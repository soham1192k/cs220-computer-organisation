==> flow/design.v <==
module main(clk, pc, r, i, j, three, four, five, six);
    input clk;
    output reg [2:0] pc = 3'b0;
    output reg [2:0] r = 3'b0;
    output reg [2:0] i = 3'b0;
    output reg [2:0] j = 3'b0;
    output reg [2:0] three = 3'b0;
    output reg [2:0] four = 3'b0;
    output reg [2:0] five = 3'b0;
    output reg [2:0] six = 3'b0;
    reg [31:0] registers[0:7];
    wire [31:0] curr_inst;
    wire [5:0] curr_opcode;
    wire [4:0] curr_rd;
    wire [4:0] curr_rt;
    assign curr_inst = registers[pc];
    assign curr_opcode = curr_inst[31:26];
    assign curr_rd = curr_inst[15:11];
    assign curr_rt = curr_inst[20:16];
    initial begin
        registers[0]=32'b00100000000001000011010001010110;
        registers[1]=32'b00100000000001011111111111111111;
        registers[2]=32'b00000000101001000011000000010100;
        registers[3]=32'b00100000000000110000000000000111;
        registers[4]=32'b00000000110000110011000000000100;
        registers[5]=32'b00000000000000110001100001000010;
        registers[6]=32'b01011100100001011001101010111100;
        registers[7]=32'b00001000000100100011010001010110;
    end
    always @(posedge clk) begin
        if (curr_opcode == 0) begin
            r <= #1 r + 1;
            if (curr_rd == 3) begin
              three <= #1 three + 1;
            end
            else if (curr_rd == 4) begin
              four <= four + 1;
            end
            else if (curr_rd == 5) begin
              five <= five + 1;
            end
            else if (curr_rd == 6) begin
              six <= six + 1;
            end
        end
        else if (curr_opcode == 2 | curr_opcode == 3) begin
            j <= #1 j + 1;
        end
        else begin
            i<= #1 i + 1;
            if (curr_rt == 3) begin
              three <= #1 three + 1;
            end
            else if (curr_rt == 4) begin
              four <= four + 1;
            end
            else if (curr_rt == 5) begin
              five <= five + 1;
            end
            else if (curr_rt == 6) begin
              six <= six + 1;
            end
        end
        pc <= #1 pc + 1;
    end
endmodule
# ---- Reports on main
# Tool output for the design above, in the order of the flow.
# Line numbers count from 1 in the design file above.
# Operators: Yosys type, input widths -> output width; for muxes data width and select width s.
# Cell names lack the library's common part.
# The mark -- stands for no value.
dict set report setup {
  top {main}
  clk_port {clk}
  library {sky130hd}
  corner {tt_025C_1v80}
}

# ---- Elaborated design
# Yosys after proc, flatten, opt, wreduce and memory -nomap, before mapping. Memory bits, and registers merged into a memory's read port (data or address), are not among the register bits. Print and check cells are not counted. Equal cells are merged and count once.
# Yosys's memory passes give these memory sizes; they may raise the number of words (mostly to a power of two), join words into wider ones and drop unused or constant bits.
dict set report classes {
  n_addsub 8
  equal 21
  mux 28
  n_logic 3
  reduce_and_logical 11
}
# operator count
set ops {}
lappend ops {{$mux 3} 28}
lappend ops {{$eq 5x3->1 const B} 6}
lappend ops {{$add 3x1->3 const B} 8}
lappend ops {{$ne 2x2->1 const B} 7}
lappend ops {{$eq 6x2->1 const B} 2}
lappend ops {{$eq 5x2->1 const B} 2}
lappend ops {{$reduce_and 9->1} 1}
lappend ops {{$ne 2x1->1 const B} 4}
lappend ops {{$reduce_bool 2->1} 4}
lappend ops {{$reduce_and 7->1} 1}
lappend ops {{$logic_not 6->1} 1}
lappend ops {{$reduce_and 5->1} 1}
lappend ops {{$reduce_and 2->1} 2}
lappend ops {{$reduce_and 3->1} 1}
lappend ops {{$not 1->1} 2}
lappend ops {{$or 1x1->1} 1}
dict set report bits {
  register_bits 24
  romBits 224
  memories 1
  input_bits 1
  word_cells 80
}
# memory size width rd write_ports line
set mem_list {}
lappend mem_list {registers 8 28 1 0 11} ;# reg [31:0] registers[0:7];

# ---- Longest topological paths
# Yosys ltp: most cells in a row. Word level: on the elaborated netlist, between registers, memories and ports. Mapped: between sequential cells and ports; inverters and the memories' decode and read muxes count.
dict set report depth {
  ltp_word 7
  ABC_AREA 1
  depth_mapped 9
  depth_no_buf 9
}

# ---- Netlist
# The flow's flattened synthesis, as Yosys stat reports it; memories are mapped. The netlist is that of the ABC_AREA named above (0 if unset); the other value can give another one.
dict set report synth_totals {
  cells 94
  mapped_area_um2 1146.1
  sequential_area_um2 690.7
  ffs 24
  buf_cells 0
}
# type count type_area_um2
set by_type {}
lappend by_type {edfxtp_1 21 630.605}
lappend by_type {ha_1 14 175.168}
lappend by_type {inv_1 17 63.811}
lappend by_type {xor2_1 7 61.309}
lappend by_type {dfxtp_1 3 60.058}
lappend by_type {nand2_1 13 48.797}
lappend by_type {nor2_1 9 33.782}
lappend by_type {nor2_4 2 22.522}
lappend by_type {nand2_2 2 12.512}
lappend by_type {nor4_2 1 12.512}
lappend by_type {nand3_1 2 10.01}
lappend by_type {nand4_1 1 6.256}
lappend by_type {a21oi_1 1 5.005}
lappend by_type {inv_2 1 3.754}

# ---- Timing after synthesis
# Source: OpenSTA report_checks on the synthesized netlist (no wires, ideal clock, input and output delay 20% of the period each), path of least setup slack; recovery checks are left aside. Register names are those of the netlist, which keeps one name where synthesis merged equal registers.
dict set report synth_timing {
  path_kind {reg2reg}
  start {register pc[0]}
  end {register three[0]}
  tclk_ns 3.15
  setup_ns 0.319
  launch_ns 0.000
  arrival_ns 1.399
  setup_slack_ns 1.432
  path_delay_ns 1.718
  stages 8
  synth_period_reached_ns 1.718
}
# "path_delay_ns" is the arrival time less input delay plus setup time.
# "stages" counts driving pins, that of a launching flip-flop among them; a cell with two outputs on the path counts twice.
# "synth_period_reached_ns" is the clock period less the worst setup slack; recovery checks do not enter. This is arithmetic on one report: input and output delays are still those of the set period (20% each).
# Between the ends stands the longest chain of elaborated cells between them, by number of cells; it is not shown to be the way that was timed. Of several equally long chains one is given.
# Each line given opens the expression or statement behind the cell; cells for indexed reads and writes are added by Yosys, which also makes memories of some case tables.
# The chain passes a memory read, where the word-level depth is cut; so it can be longer than that depth.
# The path ends at the enable pin of a flip-flop; only ways to that pin are counted.
dict set report synth_between {
  path_cell_list {dfxtp_1 inv_1 ha_1 nor2_4 nand3_1 nor2_1 nor2_1 nor2_1}
  elab_chain_len 5
  cone_cells 11
  lines_between 5
}
# item line
set synth_lines {}
lappend synth_lines {{start, declared} 3} ;# output reg [2:0] pc = 3'b0;
lappend synth_lines {{start, assigned} 64} ;# pc <= #1 pc + 1;
lappend synth_lines {{$mem_v2 8x28} 11} ;# reg [31:0] registers[0:7];
lappend synth_lines {{$eq 6x2->1} 46} ;# else if (curr_opcode == 2 | curr_opcode == 3) begin
lappend synth_lines {{$or 1x1->1} 46}
lappend synth_lines {{$ne 2x2->1} --}
lappend synth_lines {{$reduce_and 3->1} --}
lappend synth_lines {{end, assigned} 34} ;# three <= #1 three + 1;
lappend synth_lines {{end, assigned} 52} ;# three <= #1 three + 1;
lappend synth_lines {{end, declared} 7} ;# output reg [2:0] three = 3'b0;

# ---- Timing after layout
# From the final timing report of flow run A: the path of least setup slack in the routed layout; clock arrival at registers is part of the times.
dict set report layout_timing {
  path_kind {reg2out}
  start {register pc[2]}
  end {output port pc[2]}
  tclk_ns 3.29
  out_delay_ns 0.66
  launch_ns 0.33
  arrival_ns 1.51
  setup_slack_ns 1.12
  stages 2
}
dict set report layout_between {
  path_cell_list {dfxtp_1 clkdlybuf4s50_1}
  elab_chain_len 0
  cone_cells 0
  lines_between 0
}
# item line
set layout_lines {}
lappend layout_lines {{start, declared} 3} ;# output reg [2:0] pc = 3'b0;
lappend layout_lines {{start, assigned} 64} ;# pc <= #1 pc + 1;
lappend layout_lines {{end, declared} 3}

Measured data: module main, platform sky130hd, 2 stored runs of the flow under differing settings, order arbitrary. Input and output delays are each 20% of the period that was set; the output load is 0.01 pF.
"achievedPeriod_ns" = clock period - worst setup slack. The figure is calculated, with input and output delays left at 20% of the set period.
"timing.worst_path_ns" means the part of the period allowed to the worst setup path (the constraints hold back 20% at inputs and 20% at outputs) less its slack; where the path has registers, the arrival times of their clocks count too.

[flow] flow run A: files
==> flow/run.sh <==
#!/bin/bash
# the make line also repeats the synthesis and layout settings of config.mk as NAME=value (left out here)
make -C /OpenROAD-flow-scripts/flow DESIGN_CONFIG=/design/flow/config.mk WORK_HOME=/design/flow/orfs CLKGATE_MAP_FILE= finish
==> flow/config.mk <==
export PLATFORM = sky130hd
export DESIGN_NAME = main
export DESIGN_NICKNAME = main
export VERILOG_FILES = /design/flow/design.v
export SDC_FILE = /design/flow/constraint.sdc
export NUM_CORES = 4
export LEC_CHECK = 0
export ABC_AREA = 1
export CAP_MARGIN = 20
export CELL_PAD_IN_SITES_DETAIL_PLACEMENT = 2
export CORE_MARGIN = 2
export CORE_UTILIZATION = 40
export CTS_CLUSTER_SIZE = 98
export MAX_ROUTING_LAYER = met5
export MIN_ROUTING_LAYER = met2
export PLACE_DENSITY_LB_ADDON = 0.27
export SETUP_SLACK_MARGIN = 0.85
export SLEW_MARGIN = 20
==> flow/constraint.sdc <==
create_clock -name core_clock -period 3.29 [get_ports {clk}]
set_input_delay 0.6580 -clock core_clock [delete_from_list [all_inputs] [get_ports {clk}]]
set_output_delay 0.6580 -clock core_clock [all_outputs]
set_load 0.01 [all_outputs]

[flow] flow run A: metrics
[metrics] synth_area_um2 = 1146.1
[metrics] total_die_area_um2 = 3309.7
[metrics] cell_area_final_um2 = 1451.4
[metrics] fin_util_pct = 53.1
[metrics] final_setup_ws_ns = 1.119
[metrics] final_setup_tns_ns = 0.000
[metrics] achievedPeriod_ns = 2.171
[metrics] timing.worst_path_ns = 1.51
[metrics] worst_path_kind = reg2out

[flow] flow run B: files
==> flow/run.sh <==
#!/bin/bash
# the make line also repeats the synthesis and layout settings of config.mk as NAME=value (left out here)
make -C /OpenROAD-flow-scripts/flow DESIGN_CONFIG=/design/flow/config.mk WORK_HOME=/design/flow/orfs CLKGATE_MAP_FILE= finish
==> flow/config.mk <==
export PLATFORM = sky130hd
export DESIGN_NAME = main
export DESIGN_NICKNAME = main
export VERILOG_FILES = /design/flow/design.v
export SDC_FILE = /design/flow/constraint.sdc
export NUM_CORES = 4
export LEC_CHECK = 0
export ABC_AREA = 0
export CAP_MARGIN = 40
export CELL_PAD_IN_SITES_DETAIL_PLACEMENT = 2
export CORE_MARGIN = 5
export CORE_UTILIZATION = 18
export GPL_ROUTABILITY_DRIVEN = 0
export MAX_ROUTING_LAYER = met4
export PLACE_DENSITY = 0.38
export SETUP_SLACK_MARGIN = 0.23
export SLEW_MARGIN = 30
export TNS_END_PERCENT = 35
==> flow/constraint.sdc <==
create_clock -name core_clock -period 3.66 [get_ports {clk}]
set_input_delay 0.7320 -clock core_clock [delete_from_list [all_inputs] [get_ports {clk}]]
set_output_delay 0.7320 -clock core_clock [all_outputs]
set_load 0.01 [all_outputs]

[flow] flow run B: metrics
[metrics] synth_area_um2 = 1122.3
[metrics] total_die_area_um2 = 7913.9
[metrics] cell_area_final_um2 = 1522.7
[metrics] fin_util_pct = 25.4
[metrics] final_setup_ws_ns = 1.375
[metrics] final_setup_tns_ns = 0.000
[metrics] achievedPeriod_ns = 2.285
[metrics] timing.worst_path_ns = 2.28
[metrics] worst_path_kind = reg2reg
