==> flow/design.v <==
module onebit(a,b,cin,opcode,sum,cout);
    input a,b,cin,opcode;
    output sum,cout;
    wire sum,cout;
    assign sum=a^(b^opcode)^cin;
    assign cout=(a&(b^opcode))|((b^opcode)&cin)|(cin&a);
endmodule
module fivebit(a,b,opcode,sum,cout,overflow);
    input [4:0] a;
    input [1:0] b;
    input opcode;
    output [4:0] sum;
    output cout,overflow;
    wire cout,overflow;
    wire signed [4:0] sum;
    wire [3:0] intermediate_carry;
    onebit A0(a[0],b[0],opcode,opcode,sum[0],intermediate_carry[0]);
    onebit A1(a[1],b[1],intermediate_carry[0],opcode,sum[1],intermediate_carry[1]);
    onebit A2(a[2], 1'b0,intermediate_carry[1],opcode,sum[2],intermediate_carry[2]);
    onebit A3(a[3],1'b0,intermediate_carry[2],opcode,sum[3],intermediate_carry[3]);
    onebit A7(a[4],1'b0,intermediate_carry[3],opcode,sum[4],cout);
    assign overflow=intermediate_carry[3]^cout;
endmodule
module grid_walk(steps, direction, clk, x, y);
input wire [1:0] steps;
input wire [1:0] direction;
input wire clk;
output reg signed [4:0] x = 5'b00000, y = 5'b00000;
assign direction_op_code = direction == 2'b00 | direction == 2'b01 ? 0 : 1; 
wire signed [4:0] newX, newY;
wire coutX ,overflowX;
wire coutY ,overflowY;
fivebit addX(x, steps, direction_op_code, newX, coutX, overflowX);
fivebit addY(y, steps, direction_op_code, newY, coutY, overflowY);
always @(posedge clk) begin
    if (direction == 2'b00) begin
        if(newX[4] == 1) begin
            x <= 5'b01111;
        end
        else begin
            x <= newX;
        end
    end
    else if (direction == 2'b10) begin
      if(newX[4] == 1) begin
            x <= 5'b00000;
        end
        else begin
            x <= newX;
        end
    end
    else if (direction == 2'b01) begin
      if(newY[4] == 1) begin
            y <= 5'b01111;
        end
        else begin
            y <= newY;
        end
    end
    else begin
        if(newY[4] == 1) begin
            y <= 5'b00000;
        end
        else begin
            y <= newY;
        end
    end
end
endmodule
# From RTL to reports: grid_walk
# What the tools print for grid_walk, step after step.
# Line numbers count from 1 in the design file above.
# Operators: Yosys type, input widths -> output width; for muxes data width and select width s.
# Library cell names are shortened.
# The mark - stands for no value.
# setup
top	grid_walk
clock	clk
lib	sky130hd
lib_corner	tt_025C_1v80

# Word-level counts
# Yosys after proc, flatten, opt, wreduce and memory -nomap, before mapping. Memory bits, and registers merged into a memory's read port (data or address), are not among the register bits. Print and check cells are not counted. Equal cells are merged and count once.
# word_totals
ff_bits	10
inputBits	5
output_inout_bits	10
elab_cells	79
# op_classes
equal	2
muxes	8
bitwise	64
reduce_logical	3
# op_table
op	n
$and 1x1->1	23
$xor 1x1->1	22
$mux 4	5
$or 1x1->1	17
$mux 5	2
$not 1->1	2
$eq 2x1->1 const B	1
$eq 2x2->1 const B	1
$logic_not 2->1	1
$reduce_and 2->1	1
$reduce_bool 2->1	1
$mux 1	1

# Depth
# Depth = most cells in a row (Yosys ltp): at word level without a register or memory, in the mapped netlist without a sequential cell, where the memories' decode and read muxes count.
# depth
ltp_word	20
ABC_AREA	0
mapped_depth	7

# Netlist
# The flow's flattened synthesis, as Yosys stat reports it; memories are mapped. The netlist is that of the ABC_AREA named above (0 if unset); the other value can give another one.
# The area totals of this step are shown rounded.
# by_type
cell	n	type_area_um2
edfxtp_1	8	240.23
buf_4	11	82.579
fa_1	2	40.038
a21oi_1	5	25.024
nand2_1	6	22.522
nand2b_1	3	18.768
o22ai_1	3	18.768
nor2b_2	2	17.517
nor3_1	3	15.014
nor3b_2	1	12.512
o31ai_2	1	12.512
inv_1	3	11.261
or3b_4	1	11.261
a221o_1	1	10.01
and4_1	1	8.758
nand4b_1	1	8.758
xnor2_1	1	8.758
xor2_1	1	8.758
# Other cell types: 11; their cells: 12.
# mapped
stdcells	66
yosys_area_um2	644
sequential_area_um2	240
ffs	8
buf_cells	12
# By module: a second synthesis without flattening, with its own total; a netlist apart from the flattened one above.
# unflattened
hier_cells	96
hier_area_um2	820
# Each row is one instance without its submodules.
# by_module
module	instances	n_cells	mod_area_um2
onebit	10	6	43.8
grid_walk	1	32	357
fivebit	2	2	12.5

# Worst setup path after synthesis
# OpenSTA on the mapped netlist: ideal clock, no wires. The path of least setup slack (recovery checks aside). Input and output delay are each 20% of the period. Register names are those of the netlist, which keeps one name where synthesis merged equal registers.
# synth_path
kind	input -> register
startpoint	input port direction[1]
endpoint	register y[1]
clock_period_ns	4.22
input_delay_ns	0.844
launch_ns	0.844
t_arrival_ns	2.250
required_ns	3.959
slack_ns	1.709
path_delay_ns	1.667
stages	6
synth_period_reached_ns	2.511
# "path_delay_ns" is the arrival time less input delay plus setup time.
# "stages": output pins that drive a net of the path, with the launching flip-flop's if there is one; two outputs of one cell count as two.
# "synth_period_reached_ns" = period - worst setup slack (recovery checks aside). The figure is calculated, with input and output delays left at 20% of the set period.
# Between the ends stands the longest chain of elaborated cells between them, by number of cells; it is not shown to be the way that was timed. Of several equally long chains one is given.
# A line is the first line of the expression or statement that the cell stems from. Yosys adds cells for indexed reads and writes and turns some case tables into memories.
# A register here has more assigning lines than the two given.
# Ways into the end's enable are left out, as the timed path ends at the data pin.
# synth_via
path_cell_list	buf_4 -> xor2_1 -> fa_1 -> or3b_4 -> a21oi_1 -> nor3_1
elab_chain_cells	19
cells_between	33
classes_between	eq/ne (1); mux (4); logic (27); reduce/logical (1)
# synth_lines
item	line_no	text
start: declaration	26	input wire [1:0] direction;
$logic_not 2->1	29	assign direction_op_code = direction == 2'b00 | direction == 2'b01 ? 0 : 1;
$or 1x1->1	29
$mux 1	29
$xor 1x1->1	6	assign cout=(a&(b^opcode))|((b^opcode)&cin)|(cin&a);
$and 1x1->1	6
$or 1x1->1 x2	6
$and 1x1->1	6
$or 1x1->1 x2	6
$and 1x1->1	6
$or 1x1->1 x2	6
$and 1x1->1	6
$or 1x1->1 x2	6
$xor 1x1->1	5	assign sum=a^(b^opcode)^cin;
$mux 4	61	if(newY[4] == 1) begin
$mux 4	52	else if (direction == 2'b01) begin
end: assignment	57	y <= newY;
end: assignment	65	y <= newY;
end: declaration	28	output reg signed [4:0] x = 5'b00000, y = 5'b00000;

# Path in the finished layout
# From the final timing report of stored run 1: the path of least setup slack in the routed layout; clock arrival at registers is part of the times.
# layout_path
kind	input -> register
startpoint	input port direction[1]
endpoint	register y[0]
clock_period_ns	2.14
input_delay_ns	0.43
launch_ns	0.43
t_arrival_ns	2.05
required_ns	2.14
slack_ns	0.09
stages	7
# Between the ends stands the longest chain of elaborated cells between them, by number of cells; it is not shown to be the way that was timed. Of several equally long chains one is given.
# A register here has more assigning lines than the two given.
# Ways into the end's enable are left out, as the timed path ends at the data pin.
# layout_via
path_cell_list	dlygate4sd2_1 -> nand2b_4 -> nand2_1 -> fa_2 -> or3b_4 -> a31oi_1 -> a211oi_1
elab_chain_cells	19
cells_between	33
classes_between	eq/ne (1); mux (4); logic (27); reduce/logical (1)
# layout_lines
item	line_no	text
start: declaration	26	input wire [1:0] direction;
$logic_not 2->1	29	assign direction_op_code = direction == 2'b00 | direction == 2'b01 ? 0 : 1;
$or 1x1->1	29
$mux 1	29
$xor 1x1->1	6	assign cout=(a&(b^opcode))|((b^opcode)&cin)|(cin&a);
$and 1x1->1	6
$or 1x1->1 x2	6
$and 1x1->1	6
$or 1x1->1 x2	6
$and 1x1->1	6
$or 1x1->1 x2	6
$and 1x1->1	6
$or 1x1->1 x2	6
$xor 1x1->1	5	assign sum=a^(b^opcode)^cin;
$mux 4	61	if(newY[4] == 1) begin
$mux 4	52	else if (direction == 2'b01) begin
end: assignment	57	y <= newY;
end: assignment	65	y <= newY;
end: declaration	28	output reg signed [4:0] x = 5'b00000, y = 5'b00000;

# Design grid_walk on sky130hd. What follows are 2 stored runs of the flow, each under its own settings; their order means nothing. The constraints put input and output delay at 20% of the set period each and load the outputs with 0.01 pF.
# By "achievedPeriod_ns" is meant the clock period of the run minus its worst setup slack. This is arithmetic on one report: input and output delays are still those of the set period (20% each).
# "worstPathTime_ns" = time allowed to the worst setup path (clock period - input delay - output delay, where it has them) - its slack; a late launch clock adds to it, a late capture clock takes from it.
# "fin_power_mw" rests on the timing tool's default activity at the inputs, not on a simulated workload.
# Values from the reports are rounded here.
# Among the settings, - means not set for that run.
stored run	period_ns	CORE_UTILIZATION	PLACE_DENSITY_LB_ADDON	HOLD_SLACK_MARGIN	CORE_MARGIN	CELL_PAD_IN_SITES_DETAIL_PLACEMENT	TNS_END_PERCENT	ABC_AREA	GPL_ROUTABILITY_DRIVEN	CTS_CLUSTER_DIAMETER	CAP_MARGIN	SLEW_MARGIN	SETUP_SLACK_MARGIN	CTS_CLUSTER_SIZE	MIN_ROUTING_LAYER	stdcell_area_um2	fin_hold_ws_ns	setup_ws_ns	fin_power_mw	achievedPeriod_ns	worstPathTime_ns	critical_path_kind	synthesis_area_um2	tns_ns	die_footprint_um2	finalUtil_pct
stored run 1	2.14	43	0.21	-0.08	10	1	35	0	1	296	20	20	-	-	-	797	0.688	0.092	0.677	2.048	1.62	input -> register	644	0.000	3450	59.0
stored run 2	1.57	43	0.12	-	2	-	-	0	-	-	10	25	0.34	29	met1	987	0.637	-0.251	1.07	1.821	1.82	register -> register	644	-0.949	1820	73.1
